==> flow/design.v <==
module ecc_hamming_secded_faulty_memory(
    input clk,
    input rst,
    input [7:0] input_data,
    input [3:0] input_addr,
    input wr_en,
    input [3:0] fault_addr1,
    input [3:0] fault_addr2,
    input fault_enable,
    input two_bit_fault_enable,
    output [7:0] output_data,
    output single_bit_error_corrected,
    output double_bit_error_detected
);
    wire [12:0] encoded;
    wire [12:0] codeword_read;
    wire [12:0] corrupted;
    hamming_secded_encoder encoder (
        .input_data(input_data),
        .output_code(encoded)
    );
    mem_secded memory(
        .clk(clk),
        .rst(rst),
        .wr_en(wr_en),
        .addr(input_addr),
        .data_in(encoded),
        .data_out(codeword_read)
    );
    two_bit_fault_injector injector (
        .in_code(codeword_read),
        .fault_bit_addr1(fault_addr1),
        .fault_bit_addr2(fault_addr2),
        .fault_en(fault_enable),
        .is_two_bit_fault(two_bit_fault_enable),
        .out_error_code(corrupted)
    );
    hamming_secded_decoder decoder (
        .in_code(corrupted),
        .out_data(output_data),
        .single_error_corrected(single_bit_error_corrected),
        .double_error_detected(double_bit_error_detected)
    );
endmodule
module hamming_secded_decoder(
    input  [12:0] in_code,
    output reg [7:0] out_data,
    output reg single_error_corrected,
    output reg double_error_detected
);
    wire [3:0] syndrome;
    wire parity_check;
    reg  [12:0] corrected_code;
    assign syndrome[3] = in_code[12] ^ in_code[11] ^ in_code[10] ^ in_code[9] ^ in_code[8]; 
    assign syndrome[2] = in_code[12] ^ in_code[7]  ^ in_code[6]  ^ in_code[5] ^ in_code[4];
    assign syndrome[1] = in_code[11] ^ in_code[10] ^ in_code[7]  ^ in_code[6] ^ in_code[3] ^ in_code[2];
    assign syndrome[0] = in_code[11] ^ in_code[9]  ^ in_code[7]  ^ in_code[5] ^ in_code[3] ^ in_code[1];
    assign parity_check = ^in_code[12:1] ^ in_code[0];  
    always @(*) begin
        corrected_code = in_code;
        single_error_corrected = 0;
        double_error_detected  = 0;
        if (syndrome == 4'b0000 && parity_check == 0) begin
            corrected_code = in_code;
        end else if (syndrome != 4'b0000 && parity_check == 1) begin
            single_error_corrected = 1;
            case (syndrome)
                4'd1:  corrected_code[1]  = ~corrected_code[1];
                4'd2:  corrected_code[2]  = ~corrected_code[2];
                4'd3:  corrected_code[3]  = ~corrected_code[3];
                4'd4:  corrected_code[4]  = ~corrected_code[4];
                4'd5:  corrected_code[5]  = ~corrected_code[5];
                4'd6:  corrected_code[6]  = ~corrected_code[6];
                4'd7:  corrected_code[7]  = ~corrected_code[7];
                4'd8:  corrected_code[8]  = ~corrected_code[8];
                4'd9:  corrected_code[9]  = ~corrected_code[9];
                4'd10: corrected_code[10] = ~corrected_code[10];
                4'd11: corrected_code[11] = ~corrected_code[11];
                4'd12: corrected_code[12] = ~corrected_code[12];
                default: ;
            endcase
        end else if (syndrome != 4'b0000 && parity_check == 0) begin
            double_error_detected = 1;
        end else if (syndrome == 4'b0000 && parity_check == 1) begin
            single_error_corrected = 1;
            corrected_code[0] = ~corrected_code[0];  
        end
        out_data[0] = corrected_code[3];
        out_data[1] = corrected_code[5];
        out_data[2] = corrected_code[6];
        out_data[3] = corrected_code[7];
        out_data[4] = corrected_code[9];
        out_data[5] = corrected_code[10];
        out_data[6] = corrected_code[11];
        out_data[7] = corrected_code[12];
    end
endmodule
module hamming_secded_encoder(
    input  [7:0] input_data,
    output [12:0] output_code
);
    wire [12:0] code;
    assign code[12] = input_data[7];
    assign code[11] = input_data[6];
    assign code[10]  = input_data[5];
    assign code[9]  = input_data[4];
    assign code[7]  = input_data[3];
    assign code[6]  = input_data[2];
    assign code[5]  = input_data[1];
    assign code[3]  = input_data[0];
    assign code[8] = code[12] ^ code[11] ^ code[10] ^ code[9];            
    assign code[4] = code[12] ^ code[7]  ^ code[6]  ^ code[5];             
    assign code[2] = code[11] ^ code[10] ^ code[7]  ^ code[6] ^ code[3]; 
    assign code[1] = code[11] ^ code[9]  ^ code[7]  ^ code[5] ^ code[3]; 
    assign code[0] = ^code[12:1];
    assign output_code = code;
endmodule
module mem_secded (
    input         clk,
    input         rst,
    input         wr_en,
    input  [3:0]  addr,
    input  [12:0] data_in,
    output [12:0] data_out
);
    reg [12:0] mem [0:15];
    assign data_out = mem[addr];
    integer i;
    always @(posedge clk or posedge rst) begin
        if (rst) begin
            for (i = 0; i < 16; i = i + 1)
                mem[i] <= 13'd0;
        end else if (wr_en) begin
            mem[addr] <= data_in;
        end
    end
endmodule
module two_bit_fault_injector
(
    input  [12:0] in_code,
    input  [3:0]  fault_bit_addr1,
    input  [3:0]  fault_bit_addr2,
    input         fault_en,
    input         is_two_bit_fault,   
    output reg [12:0] out_error_code
);
    always @(*) begin
        out_error_code = in_code;
        if (fault_en) begin
            case (fault_bit_addr1)
                4'd0:  out_error_code[0]  = ~in_code[0];
                4'd1:  out_error_code[1]  = ~in_code[1];
                4'd2:  out_error_code[2]  = ~in_code[2];
                4'd3:  out_error_code[3]  = ~in_code[3];
                4'd4:  out_error_code[4]  = ~in_code[4];
                4'd5:  out_error_code[5]  = ~in_code[5];
                4'd6:  out_error_code[6]  = ~in_code[6];
                4'd7:  out_error_code[7]  = ~in_code[7];
                4'd8:  out_error_code[8]  = ~in_code[8];
                4'd9:  out_error_code[9]  = ~in_code[9];
                4'd10: out_error_code[10] = ~in_code[10];
                4'd11: out_error_code[11] = ~in_code[11];
                4'd12: out_error_code[12] = ~in_code[12];
                default: ;  
            endcase
        end
        if (fault_en && is_two_bit_fault) begin
            case (fault_bit_addr2)
                4'd0:  out_error_code[0]  = ~in_code[0];
                4'd1:  out_error_code[1]  = ~in_code[1];
                4'd2:  out_error_code[2]  = ~in_code[2];
                4'd3:  out_error_code[3]  = ~in_code[3];
                4'd4:  out_error_code[4]  = ~in_code[4];
                4'd5:  out_error_code[5]  = ~in_code[5];
                4'd6:  out_error_code[6]  = ~in_code[6];
                4'd7:  out_error_code[7]  = ~in_code[7];
                4'd8:  out_error_code[8]  = ~in_code[8];
                4'd9:  out_error_code[9]  = ~in_code[9];
                4'd10: out_error_code[10] = ~in_code[10];
                4'd11: out_error_code[11] = ~in_code[11];
                4'd12: out_error_code[12] = ~in_code[12];
                default: ;  
            endcase
        end
    end
endmodule
From RTL to reports: ecc_hamming_secded_faulty_memory
The steps from the RTL of ecc_hamming_secded_faulty_memory to its reports follow in flow order.
Lines are those of the file above, counted from 1.
Library cell names are shortened.
{ "inputs": {"design": "ecc_hamming_secded_faulty_memory", "clk_port": "clk", "lib": "sky130hd", "corner": "tt_025C_1v80"} }

Elaborated design
Counts by Yosys on the flattened word-level netlist (proc, flatten, opt, wreduce). Print and check cells are left out. Cells with the same type and inputs are merged into one.
{ "word_totals": {"input_bits": 25, "mem_bits_ro": 0, "out_inout_bits": 10, "reg_bits": 208, "mem_count": 0, "clocked_rd_ports_x_width": 0, "mem_bits_rw": 0, "latch_bits": 0, "wordCells": 208} }
{ "classes": {"multipliers": 0, "div": 0, "logic": 60, "shifts": 0, "n_addsub": 0, "muxes": 53, "equal": 51, "reduce_logical": 28, "cmp": 0} }
{ "op_table": {"columns": ["cell", "count"], "rows": [
  ["parallel mux 13 bit (select 16 bit)", 1],
  ["equality test 4 bit with constant B", 23],
  ["equality test 4 x 3 -> 1 bit with constant B", 16],
  ["2-to-1 mux 1 bit", 48],
  ["2-to-1 mux 13 bit", 3],
  ["bitwise XOR 1 bit", 33],
  ["AND reduction 2 bit", 16],
  ["equality test 4 x 2 -> 1 bit with constant B", 8],
  ["inverter 1 bit", 27],
  ["XOR reduction 12 bit", 2],
  ["equality test 4 x 1 -> 1 bit with constant B", 4],
  ["zero test 4 bit", 4],
  ["2-to-1 mux 12 bit", 1],
  ["logical AND 1 bit", 5],
  ["nonzero test 4 bit", 1]
]} }

Longest topological paths
Longest topological path by Yosys (ltp), each cell counted once; first at word level (registers and memories cut), then after technology mapping (sequential cells cut; the memories' decode and read muxes count).
{ "logic_depth": {"ltp_word": 18, "ABC_AREA": 0, "mapped_depth": 15, "ltp_nobuf": 10} }

Netlist
Yosys stat after the flow's synthesis: flattened, memories mapped to cells. It holds for the ABC_AREA given above (unset counts as 0); a run with the other value may have another netlist.
The area totals of this step are shown rounded.
{ "mapped": {"seqArea_um2": 5200, "ffs": 208, "area_um2": 10700, "n_buf": 74, "mapped_cells": 1141} }
{ "types": {"columns": ["cell_type", "count", "area_total_um2"], "rows": [
  ["dfrtp_1", 208, 5.2E+03],
  ["nand2_1", 389, 1460.15],
  ["mux2_2", 44, 495.475],
  ["o21ai_0", 89, 445.427],
  ["a22oi_1", 27, 202.694],
  ["xnor2_1", 23, 201.443],
  ["clkbuf_1", 45, 168.912],
  ["buf_6", 13, 146.39],
  ["nand3_1", 27, 135.13],
  ["o22ai_1", 21, 131.376],
  ["a32oi_1", 14, 122.618],
  ["xor2_1", 13, 113.859],
  ["nor2_1", 25, 93.84],
  ["mux2_1", 7, 78.826],
  ["nor2b_1", 12, 75.072],
  ["a221oi_1", 8, 70.067],
  ["a22o_1", 8, 70.067],
  ["nand2b_1", 11, 68.816]
]} }
Not listed: further types 55, cells in them 157.
The figures by module come from a second, unflattened synthesis with its own total; it is not the netlist above.
{ "hier_totals": {"cells_unflattened": 888, "hier_area_um2": 10800} }
Each row is one instance without its submodules.
{ "modules": {"columns": ["mod", "n_inst", "cells", "mod_area_um2", "seq_area_um2"], "rows": [
  ["mem_secded", 1, 768, 9800, 5200],
  ["hamming_secded_decoder", 1, 57, 477, 0.0],
  ["two_bit_fault_injector", 1, 42, 304, 0.0],
  ["hamming_secded_encoder", 1, 21, 209, 0.0],
  ["ecc_hamming_secded_faulty_memory", 1, 0, 0.0, 0.0]
]} }

Worst setup path after synthesis
Path of least setup slack by OpenSTA after synthesis, without wires, with an ideal clock, recovery checks aside; 20% of the period is set as input and as output delay. Where synthesis merged equal registers, the netlist keeps one of their names.
{ "synth_timing": {"kind": "input to output", "from": "input port input_addr[1]", "to": "output port output_data[7]", "arrival_ns": 3.873, "t_first_pin_ns": 1.102, "setup_slack_ns": 0.535, "output_delay_ns": 1.102, "path_stages": 14, "delay_ns": 2.771, "period_ns": 5.51, "input_delay_ns": 1.102, "required_ns": 4.408, "path_buffers": 4, "synth_period_reached_ns": 4.975} }
"delay_ns" is the arrival time less input delay plus setup time.
A path that ends at an output port has no setup time.
"path_stages" counts driving pins, that of a launching flip-flop among them; a cell with two outputs on the path counts twice.
"synth_period_reached_ns" = period - worst setup slack (recovery checks aside). The figure is calculated, with input and output delays left at 20% of the set period.
The rows between start and end are the longest chain of elaborated cells between them; the timing report does not say that the signal goes this way. Where chains are equally long, one stands for them.
A line is the first line of the expression or statement that the cell stems from. Yosys adds cells for indexed reads and writes and turns some case tables into memories.
{ "synth_via": {"cell_sequence": "buf_6 -> buf_6 -> buf_6 -> buf_6 -> and3_1 -> a32oi_1 -> o221ai_1 -> o32ai_2 -> xor2_2 -> xnor2_1 -> xnor3_2 -> nor2_1 -> nand3_1 -> xnor2_1", "elab_chain_len": 16, "cells_between": 88, "cone_classes": "16 x eq/ne; 32 x mux; 34 x logic; 6 x reduce/logical"} }
{ "synth_lines": {"columns": ["element", "line", "rtl"], "rows": [
  ["start: declaration", 5, "input [3:0] input_addr,"],
  ["equality test 4 bit", 127, "assign data_out = mem[addr];"],
  ["parallel mux 13 bit (select 16 bit)", 127, null],
  ["inverter 1 bit", 162, "4'd11: out_error_code[11] = ~in_code[11];"],
  ["2-to-1 mux 1 bit", 150, "case (fault_bit_addr1)"],
  ["2-to-1 mux 13 bit", 149, "if (fault_en) begin"],
  ["2-to-1 mux 1 bit", 168, "case (fault_bit_addr2)"],
  ["2-to-1 mux 13 bit", 167, "if (fault_en && is_two_bit_fault) begin"],
  ["bitwise XOR 1 bit x5", 57, "assign syndrome[0] = in_code[11] ^ in_code[9]  ^ in_code[7]  ^ in_code[5] ^ in_code[3] ^ in_code[1];"],
  ["equality test 4 bit", 67, "case (syndrome)"],
  ["2-to-1 mux 1 bit", 67, null],
  ["2-to-1 mux 12 bit", 65, "end else if (syndrome != 4'b0000 && parity_check == 1) begin"],
  ["2-to-1 mux 13 bit", 63, "if (syndrome == 4'b0000 && parity_check == 0) begin"],
  ["end: declaration", 11, "output [7:0] output_data,"]
]} }

Timing after layout
From the final timing report of run 1: the path of least setup slack in the routed layout; clock arrival at registers is part of the times.
{ "layout_timing": {"kind": "input to output", "from": "input port input_addr[0]", "to": "output port output_data[0]", "input_delay_ns": 0.71, "setup_slack_ns": -1.03, "required_ns": 2.85, "period_ns": 3.56, "arrival_ns": 3.88, "path_stages": 18, "output_delay_ns": 0.71, "t_first_pin_ns": 0.71, "path_buffers": 9} }
The rows between start and end are the longest chain of elaborated cells between them; the timing report does not say that the signal goes this way. Where chains are equally long, one stands for them.
{ "layout_via": {"cell_sequence": "buf_12 -> buf_12 -> buf_12 -> nor3b_4 -> buf_4 -> buf_4 -> a32o_1 -> a221o_1 -> o22ai_2 -> xor3_2 -> buf_6 -> xnor3_2 -> xor2_4 -> buf_6 -> buf_6 -> nor3b_4 -> xnor2_1 -> buf_2", "elab_chain_len": 16, "cells_between": 88, "cone_classes": "16 x eq/ne; 32 x mux; 34 x logic; 6 x reduce/logical"} }
{ "layout_lines": {"columns": ["element", "line", "rtl"], "rows": [
  ["start: declaration", 5, "input [3:0] input_addr,"],
  ["equality test 4 bit", 127, "assign data_out = mem[addr];"],
  ["parallel mux 13 bit (select 16 bit)", 127, null],
  ["inverter 1 bit", 162, "4'd11: out_error_code[11] = ~in_code[11];"],
  ["2-to-1 mux 1 bit", 150, "case (fault_bit_addr1)"],
  ["2-to-1 mux 13 bit", 149, "if (fault_en) begin"],
  ["2-to-1 mux 1 bit", 168, "case (fault_bit_addr2)"],
  ["2-to-1 mux 13 bit", 167, "if (fault_en && is_two_bit_fault) begin"],
  ["bitwise XOR 1 bit x5", 57, "assign syndrome[0] = in_code[11] ^ in_code[9]  ^ in_code[7]  ^ in_code[5] ^ in_code[3] ^ in_code[1];"],
  ["equality test 4 x 2 -> 1 bit", 67, "case (syndrome)"],
  ["2-to-1 mux 1 bit", 67, null],
  ["2-to-1 mux 12 bit", 65, "end else if (syndrome != 4'b0000 && parity_check == 1) begin"],
  ["2-to-1 mux 13 bit", 63, "if (syndrome == 4'b0000 && parity_check == 0) begin"],
  ["end: declaration", 11, "output [7:0] output_data,"]
]} }

Lab notebook: ecc_hamming_secded_faulty_memory

ecc_hamming_secded_faulty_memory through Yosys and OpenROAD on sky130hd: 2 stored runs, unordered, with their settings and measured results. The constraints put input and output delay at 20% of the set period each and load the outputs with 0.01 pF.
"clock_period_reached_ns" means the clock period less the worst setup slack. The figure is calculated, with input and output delays left at 20% of the set period.
"worst_path_allowed_less_slack_ns" is the time allowed to the run's worst setup path (the clock period less input and output delay, where it has them) less its slack. Clock arrival times count: a late capture clock shortens it, a late launch clock lengthens it.
"design_power_mw" rests on the timing tool's default activity at the inputs, not on a simulated workload.
Results are given in rounded form.

Run 1
==> flow/run.sh <==
#!/bin/bash
# the make line also repeats the synthesis and layout settings of config.mk as NAME=value (left out here)
make -C /OpenROAD-flow-scripts/flow DESIGN_CONFIG=/design/flow/config.mk WORK_HOME=/design/flow/orfs CLKGATE_MAP_FILE= finish
==> flow/config.mk <==
export PLATFORM = sky130hd
export DESIGN_NAME = ecc_hamming_secded_faulty_memory
export DESIGN_NICKNAME = ecc_hamming_secded_faulty_memory
export VERILOG_FILES = /design/flow/design.v
export SDC_FILE = /design/flow/constraint.sdc
export NUM_CORES = 4
export LEC_CHECK = 0
export CAP_MARGIN = 20
export CORE_MARGIN = 2
export CORE_UTILIZATION = 40
export SLEW_MARGIN = 20
==> flow/constraint.sdc <==
create_clock -name core_clock -period 3.56 [get_ports {clk}]
set_input_delay 0.7120 -clock core_clock [delete_from_list [all_inputs] [get_ports {clk}]]
set_output_delay 0.7120 -clock core_clock [all_outputs]
set_load 0.01 [all_outputs]

==> results of run 1, as JSON <==
{
  "design.die.area_um2": 28200,
  "tns_ns": -9.45,
  "design_power_mw": 9.33,
  "hold_worst_slack_ns": 0.466,
  "clock_period_reached_ns": 4.594,
  "fin_ws_ns": -1.03,
  "utilization_frac": 0.554,
  "synthesis_area_um2": 10700,
  "worst_path_allowed_less_slack_ns": 3.17,
  "worst_path_kind": "input to output",
  "post_route_stdcell_area_um2": 14500
}

Run 2
==> flow/run.sh <==
#!/bin/bash
# the make line also repeats the synthesis and layout settings of config.mk as NAME=value (left out here)
make -C /OpenROAD-flow-scripts/flow DESIGN_CONFIG=/design/flow/config.mk WORK_HOME=/design/flow/orfs CLKGATE_MAP_FILE= finish
==> flow/config.mk <==
export PLATFORM = sky130hd
export DESIGN_NAME = ecc_hamming_secded_faulty_memory
export DESIGN_NICKNAME = ecc_hamming_secded_faulty_memory
export VERILOG_FILES = /design/flow/design.v
export SDC_FILE = /design/flow/constraint.sdc
export NUM_CORES = 4
export LEC_CHECK = 0
export ABC_AREA = 1
export CAP_MARGIN = 20
export CORE_MARGIN = 2
export CORE_UTILIZATION = 67
export CTS_CLUSTER_DIAMETER = 183
export GPL_TIMING_DRIVEN = 0
export PLACE_DENSITY_LB_ADDON = 0.25
export SETUP_SLACK_MARGIN = -0.13
export SLEW_MARGIN = 20
==> flow/constraint.sdc <==
create_clock -name core_clock -period 4.02 [get_ports {clk}]
set_input_delay 0.8040 -clock core_clock [delete_from_list [all_inputs] [get_ports {clk}]]
set_output_delay 0.8040 -clock core_clock [all_outputs]
set_load 0.01 [all_outputs]

==> results of run 2, as JSON <==
{
  "design.die.area_um2": 17400,
  "tns_ns": -5.87,
  "design_power_mw": 7.65,
  "hold_worst_slack_ns": 0.482,
  "clock_period_reached_ns": 4.770,
  "fin_ws_ns": -0.750,
  "utilization_frac": 0.874,
  "synthesis_area_um2": 11000,
  "worst_path_allowed_less_slack_ns": 3.16,
  "worst_path_kind": "input to output",
  "post_route_stdcell_area_um2": 13900
}
