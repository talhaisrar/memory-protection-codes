==> flow/design.v <==
module berger_one_decoder(
    input  [11:0] in_code,
    output [7:0] out_data,
    output error_detected
);
    wire [3:0] ones_count;
    wire [3:0] ones_complement_count;
    assign ones_count = in_code[4] + in_code[5] + in_code[6]  + in_code[7] +
                        in_code[8] + in_code[9] + in_code[10] + in_code[11];
    assign ones_complement_count = ~ones_count;
    assign error_detected = ones_complement_count != in_code[3:0];
    assign out_data = in_code[11:4];
endmodule
module berger_one_encoder(
    input  [7:0] input_data,
    output [11:0] output_code
);
    wire [11:0] code;
    wire [3:0] ones_count;
    assign code [11:4] = input_data;
    assign ones_count = input_data[0] + input_data[1] + input_data[2] + input_data[3] +
                        input_data[4] + input_data[5] + input_data[6] + input_data[7]; 
    assign code [3:0] = ~ones_count;
    assign output_code = code;
endmodule
module berger_one_faulty_memory(
    input clk,
    input rst,
    input [7:0] input_data,
    input [3:0] input_addr,
    input wr_en,
    input [11:0] unidirectional_fault_mask,
    input fault_enable,
    input fault_zero_to_one,
    output [7:0] output_data,
    output one_to_zero_error
);
    wire [11:0] encoded;
    wire [11:0] codeword_read;
    wire [11:0] corrupted;
    berger_one_encoder encoder (
        .input_data(input_data),
        .output_code(encoded)
    );
    mem_berger_one memory(
        .clk(clk),
        .rst(rst),
        .wr_en(wr_en),
        .addr(input_addr),
        .data_in(encoded),
        .data_out(codeword_read)
    );
    unidirectional_error injector (
        .in_code(codeword_read),
        .error_mask(unidirectional_fault_mask),
        .fault_en(fault_enable),
        .zero_to_one_error(fault_zero_to_one),
        .out_error_code(corrupted)
    );
    berger_one_decoder decoder (
        .in_code(corrupted),
        .out_data(output_data),
        .error_detected(one_to_zero_error)
    );
endmodule
module mem_berger_one (
    input         clk,
    input         rst,
    input         wr_en,
    input  [3:0]  addr,
    input  [11:0] data_in,
    output [11:0] data_out
);
    reg [11:0] mem [0:15];
    assign data_out = mem[addr];
    integer i;
    always @(posedge clk or posedge rst) begin
        if (rst) begin
            for (i = 0; i < 16; i = i + 1)
                mem[i] <= 12'd0;
        end else if (wr_en) begin
            mem[addr] <= data_in;
        end
    end
endmodule
module unidirectional_error
(
    input  [11:0] in_code,
    input  [11:0] error_mask,
    input  fault_en,
    input  zero_to_one_error,
    output reg[11:0] out_error_code
);
    always @(*) begin
        out_error_code = in_code;
        if (fault_en) begin
            if (zero_to_one_error) begin    
                out_error_code = in_code | error_mask;
            end else begin
                out_error_code = in_code & ~(error_mask);
            end
        end
    end
endmodule
## From RTL to reports: berger_one_faulty_memory

What the tools print for berger_one_faulty_memory, step after step.
Line numbers count from 1 in the design file above.
Library cell names are shortened.
Not given: -

- Top module: berger_one_faulty_memory
- Clock: clk
- Library: sky130hd
- Timing corner: tt_025C_1v80

## Elaborated design

Source: Yosys, flattened and elaborated. Widths are those after wreduce. Registers that Yosys merges into a memory's read port (data or address) are not register bits. Print and check cells do not count. Equal cells are merged and count once.

- Word-level cells: 71
- Output and inout bits: 9
- Input port bits: 29
- Register bits after elaboration: 192

- Reductions and logical operators: 17
- Multiplexer cells: 3
- Equality and inequality tests: 16
- Add/subtract/negate cells: 14
- Bitwise logic cells: 5

Operators with widths:

| kind | number |
|---|---|
| parallel mux 12 bit (select 16 bit) | 1 |
| adder 4 x 1 -> 4 bit | 12 |
| AND reduction 2 bit | 16 |
| == test 4 bit with constant B | 8 |
| two-way mux 12 bit | 2 |
| == test 4 x 3 -> 1 bit with constant B | 4 |
| AND 12 bit | 1 |
| bitwise OR 12 bit | 1 |
| NOT 12 bit | 1 |
| == test 4 x 2 -> 1 bit with constant B | 2 |
| NOT 4 bit | 2 |
| adder 1 x 1 -> 2 bit | 2 |
| == test 4 x 1 -> 1 bit with constant B | 1 |
| inequality test 4 bit | 1 |
| zero test 4 bit | 1 |

## Longest topological paths

Yosys ltp: most cells in a row. Word level: on the elaborated netlist, between registers, memories and ports. Mapped: between sequential cells and ports; inverters and the memories' decode and read muxes count.

- Word-level depth: 14
- ABC_AREA: 0
- Gate-level depth with buffers: 23
- Depth with buffers taken out: 20

## Mapped cells and area

Yosys stat after the flow's synthesis: flattened, memories mapped to cells. It holds for the ABC_AREA given above (unset counts as 0); a run with the other value may have another netlist.
Totals and module areas in this step are rounded.

- Cell count: 866
- Buffer cells: 70
- Area of sequential cells: 4800 um2
- Flip-flop cells: 192
- Cell area after synthesis: 9560 um2

Cells by type:

| cell | number | total area (um2) |
|---|---|---|
| dfrtp_1 | 192 | 4.8E+03 |
| mux2_2 | 138 | 1553.99 |
| o21ai_0 | 58 | 290.278 |
| nand2_1 | 76 | 285.274 |
| nor2_1 | 67 | 251.491 |
| mux2i_1 | 23 | 230.221 |
| a21oi_1 | 40 | 200.192 |
| fa_1 | 8 | 160.154 |
| a22oi_1 | 21 | 157.651 |
| buf_2 | 29 | 145.139 |
| a221oi_1 | 14 | 122.618 |
| clkbuf_1 | 27 | 101.347 |
| nand3_1 | 18 | 90.086 |
| inv_1 | 22 | 82.579 |
| a31oi_1 | 12 | 75.072 |
| ha_1 | 6 | 75.072 |
| buf_6 | 6 | 67.565 |
| a22o_1 | 6 | 52.55 |

Not listed: further types 42, cells in them 103.
The figures by module come from a second, unflattened synthesis with its own total; it is not the netlist above.

- Cells (unflattened synthesis): 785
- Area (unflattened synthesis): 9700 um2

Each row is one instance without its submodules.

Modules:

| module | cells | instances | area (um2) | sequential area (um2) |
|---|---|---|---|---|
| mem_berger_one | 693 | 1 | 8930 | 4800 |
| berger_one_decoder | 37 | 1 | 297 | 0.0 |
| berger_one_encoder | 29 | 1 | 239 | 0.0 |
| unidirectional_error | 26 | 1 | 234 | 0.0 |
| berger_one_faulty_memory | 0 | 1 | 0.0 | 0.0 |

## Worst setup path after synthesis

Path of least setup slack by OpenSTA after synthesis, without wires, with an ideal clock, recovery checks aside; 20% of the period is set as input and as output delay. Where synthesis merged equal registers, the netlist keeps one of their names.

- Path kind: input port to output port
- From: in input_addr[1]
- To: out one_to_zero_error
- Period: 9.37 ns
- Data required time: 7.496 ns
- Input delay: 1.874 ns
- Time at the first pin: 1.874 ns
- External output delay: 1.874 ns
- Driving pins on the path: 21
- Delay of the path: 4.093 ns
- Setup slack: 1.529 ns
- Buffers on the path: 2
- Data arrival time: 5.967 ns
- Period reached after synthesis: 7.841 ns

"delay of the path" is the arrival time less input delay plus setup time.
A path that ends at an output port has no setup time.
"driving pins on the path" counts driving pins, that of a launching flip-flop among them; a cell with two outputs on the path counts twice.
"period reached after synthesis" is the clock period less the worst setup slack; recovery checks do not enter. This is arithmetic on one report: input and output delays are still those of the set period (20% each).
Between the ends stands the longest chain of elaborated cells between them, by number of cells; it is not shown to be the way that was timed. Of several equally long chains one is given.
A line is the first line of the expression or statement that the cell stems from. Yosys adds cells for indexed reads and writes and turns some case tables into memories.

- Path through: buf_6 -> buf_2 -> mux2_2 -> a32o_1 -> a221oi_1 -> o221ai_1 -> o211ai_1 -> nand2_1 -> ha_1 -> inv_1 -> fa_1 -> fa_1 -> inv_1 -> fa_1 -> inv_1 -> fa_1 -> o21ai_0 -> a21oi_1 -> o21ai_1 -> a31oi_1 -> nand4_1
- Cells in the longest elaborated chain: 14
- Elaborated cells between the ends (all ways): 30
- Those cells by class: add/sub (7); eq/ne (16); mux (3); logic (3); reduce/logical (1)

Ends and longest elaborated chain, after synthesis:

| element | line | source |
|---|---|---|
| from (decl) | 30 | `input [3:0] input_addr,` |
| == test 4 bit | 75 | `assign data_out = mem[addr];` |
| parallel mux 12 bit (select 16 bit) | 75 |  |
| AND 12 bit | 100 | `out_error_code = in_code & ~(error_mask);` |
| two-way mux 12 bit | 97 | `if (zero_to_one_error) begin` |
| two-way mux 12 bit | 96 | `if (fault_en) begin` |
| adder 1 x 1 -> 2 bit | 8 | `assign ones_count = in_code[4] + in_code[5] + in_code[6]  + in_code[7] +` |
| adder 4 x 1 -> 4 bit x6 | 8 |  |
| NOT 4 bit | 10 | `assign ones_complement_count = ~ones_count;` |
| inequality test 4 bit | 11 | `assign error_detected = ones_complement_count != in_code[3:0];` |
| to (decl) | 36 | `output one_to_zero_error` |

Some nets on the timed path still bear RTL names; the line given drives or declares the net.

Nets with RTL names, path after synthesis:

| net | line |
|---|---|
| output_data[1] | 96 |

## Path in the finished layout

From the final timing report of stored run 1: the path of least setup slack in the routed layout; clock arrival at registers is part of the times.

- Path kind: input port to output port
- From: in input_addr[1]
- To: out one_to_zero_error
- Buffers on the path: 3
- Input delay: 1.21 ns
- External output delay: 1.21 ns
- Period: 6.04 ns
- Setup slack: -0.48 ns
- Data required time: 4.83 ns
- Time at the first pin: 1.21 ns
- Driving pins on the path: 20
- Data arrival time: 5.31 ns

Between the ends stands the longest chain of elaborated cells between them, by number of cells; it is not shown to be the way that was timed. Of several equally long chains one is given.

- Path through: buf_8 -> mux2_4 -> a32o_1 -> a221oi_2 -> o221ai_2 -> o211ai_1 -> nand2_1 -> ha_1 -> inv_2 -> fa_1 -> fa_1 -> inv_2 -> fa_2 -> inv_1 -> fa_1 -> buf_4 -> o21ai_1 -> a31oi_1 -> nand4_1 -> buf_2
- Cells in the longest elaborated chain: 14
- Elaborated cells between the ends (all ways): 30
- Those cells by class: add/sub (7); eq/ne (16); mux (3); logic (3); reduce/logical (1)

Ends and longest elaborated chain, after layout:

| element | line | source |
|---|---|---|
| from (decl) | 30 | `input [3:0] input_addr,` |
| == test 4 bit | 75 | `assign data_out = mem[addr];` |
| parallel mux 12 bit (select 16 bit) | 75 |  |
| AND 12 bit | 100 | `out_error_code = in_code & ~(error_mask);` |
| two-way mux 12 bit | 97 | `if (zero_to_one_error) begin` |
| two-way mux 12 bit | 96 | `if (fault_en) begin` |
| adder 1 x 1 -> 2 bit | 8 | `assign ones_count = in_code[4] + in_code[5] + in_code[6]  + in_code[7] +` |
| adder 4 x 1 -> 4 bit x6 | 8 |  |
| NOT 4 bit | 10 | `assign ones_complement_count = ~ones_count;` |
| inequality test 4 bit | 11 | `assign error_detected = ones_complement_count != in_code[3:0];` |
| to (decl) | 36 | `output one_to_zero_error` |

## Implementation results

2 stored runs of berger_one_faulty_memory in the flow (synthesis by Yosys, layout by OpenROAD, sky130hd cells), in arbitrary order. Constraints: input delay and output delay 20% of the set period each, output load 0.01 pF.
"period achieved" = clock period - worst setup slack. The figure is calculated, with input and output delays left at 20% of the set period.
"allowed time less slack (worst setup path)" is the time allowed to the run's worst setup path (the clock period less input and output delay, where it has them) less its slack. Clock arrival times count: a late capture clock shortens it, a late launch clock lengthens it.
By "power" is meant OpenSTA's value without simulated activity: inputs other than the clock are taken to toggle once in ten clock periods, and the tool carries that through the logic.
Results are given in rounded form.

### Stored run 1

==> flow/run.sh <==
#!/bin/bash
# the make line also repeats the synthesis and layout settings of config.mk as NAME=value (left out here)
make -C /OpenROAD-flow-scripts/flow DESIGN_CONFIG=/design/flow/config.mk WORK_HOME=/design/flow/orfs CLKGATE_MAP_FILE= finish
==> flow/config.mk <==
export PLATFORM = sky130hd
export DESIGN_NAME = berger_one_faulty_memory
export DESIGN_NICKNAME = berger_one_faulty_memory
export VERILOG_FILES = /design/flow/design.v
export SDC_FILE = /design/flow/constraint.sdc
export NUM_CORES = 4
export LEC_CHECK = 0
export CAP_MARGIN = 25
export CELL_PAD_IN_SITES_GLOBAL_PLACEMENT = 1
export CORE_MARGIN = 2
export CORE_UTILIZATION = 57
export GPL_TIMING_DRIVEN = 1
export SLEW_MARGIN = 20
==> flow/constraint.sdc <==
create_clock -name core_clock -period 6.04 [get_ports {clk}]
set_input_delay 1.2080 -clock core_clock [delete_from_list [all_inputs] [get_ports {clk}]]
set_output_delay 1.2080 -clock core_clock [all_outputs]
set_load 0.01 [all_outputs]

Results of stored run 1:
- Standard-cell area after routing: 11400 um2
- Die size: 17800 um2
- Period achieved: 6.517 ns
- Allowed time less slack (worst setup path): 4.10 ns
- Worst setup path kind: input port to output port
- Post-synthesis cell area: 9560 um2
- Smallest setup slack: -0.477 ns
- Lowest hold slack: 0.489 ns
- Total negative slack: -0.477 ns
- Final utilization: 69.5 %
- Power: 4060 uW

### Stored run 2

==> flow/run.sh <==
#!/bin/bash
# the make line also repeats the synthesis and layout settings of config.mk as NAME=value (left out here)
make -C /OpenROAD-flow-scripts/flow DESIGN_CONFIG=/design/flow/config.mk WORK_HOME=/design/flow/orfs CLKGATE_MAP_FILE= finish
==> flow/config.mk <==
export PLATFORM = sky130hd
export DESIGN_NAME = berger_one_faulty_memory
export DESIGN_NICKNAME = berger_one_faulty_memory
export VERILOG_FILES = /design/flow/design.v
export SDC_FILE = /design/flow/constraint.sdc
export NUM_CORES = 4
export LEC_CHECK = 0
export CAP_MARGIN = 15
export CELL_PAD_IN_SITES_DETAIL_PLACEMENT = 1
export CORE_ASPECT_RATIO = 0.89
export CORE_MARGIN = 2
export CORE_UTILIZATION = 69
export CTS_CLUSTER_DIAMETER = 60
export CTS_CLUSTER_SIZE = 80
export PLACE_DENSITY_LB_ADDON = 0.12
export SLEW_MARGIN = 20
export TNS_END_PERCENT = 95
==> flow/constraint.sdc <==
create_clock -name core_clock -period 9.88 [get_ports {clk}]
set_input_delay 1.9760 -clock core_clock [delete_from_list [all_inputs] [get_ports {clk}]]
set_output_delay 1.9760 -clock core_clock [all_outputs]
set_load 0.01 [all_outputs]

Outcome of stored run 2: stopped before the end: clock tree synthesis reported DPL-0033
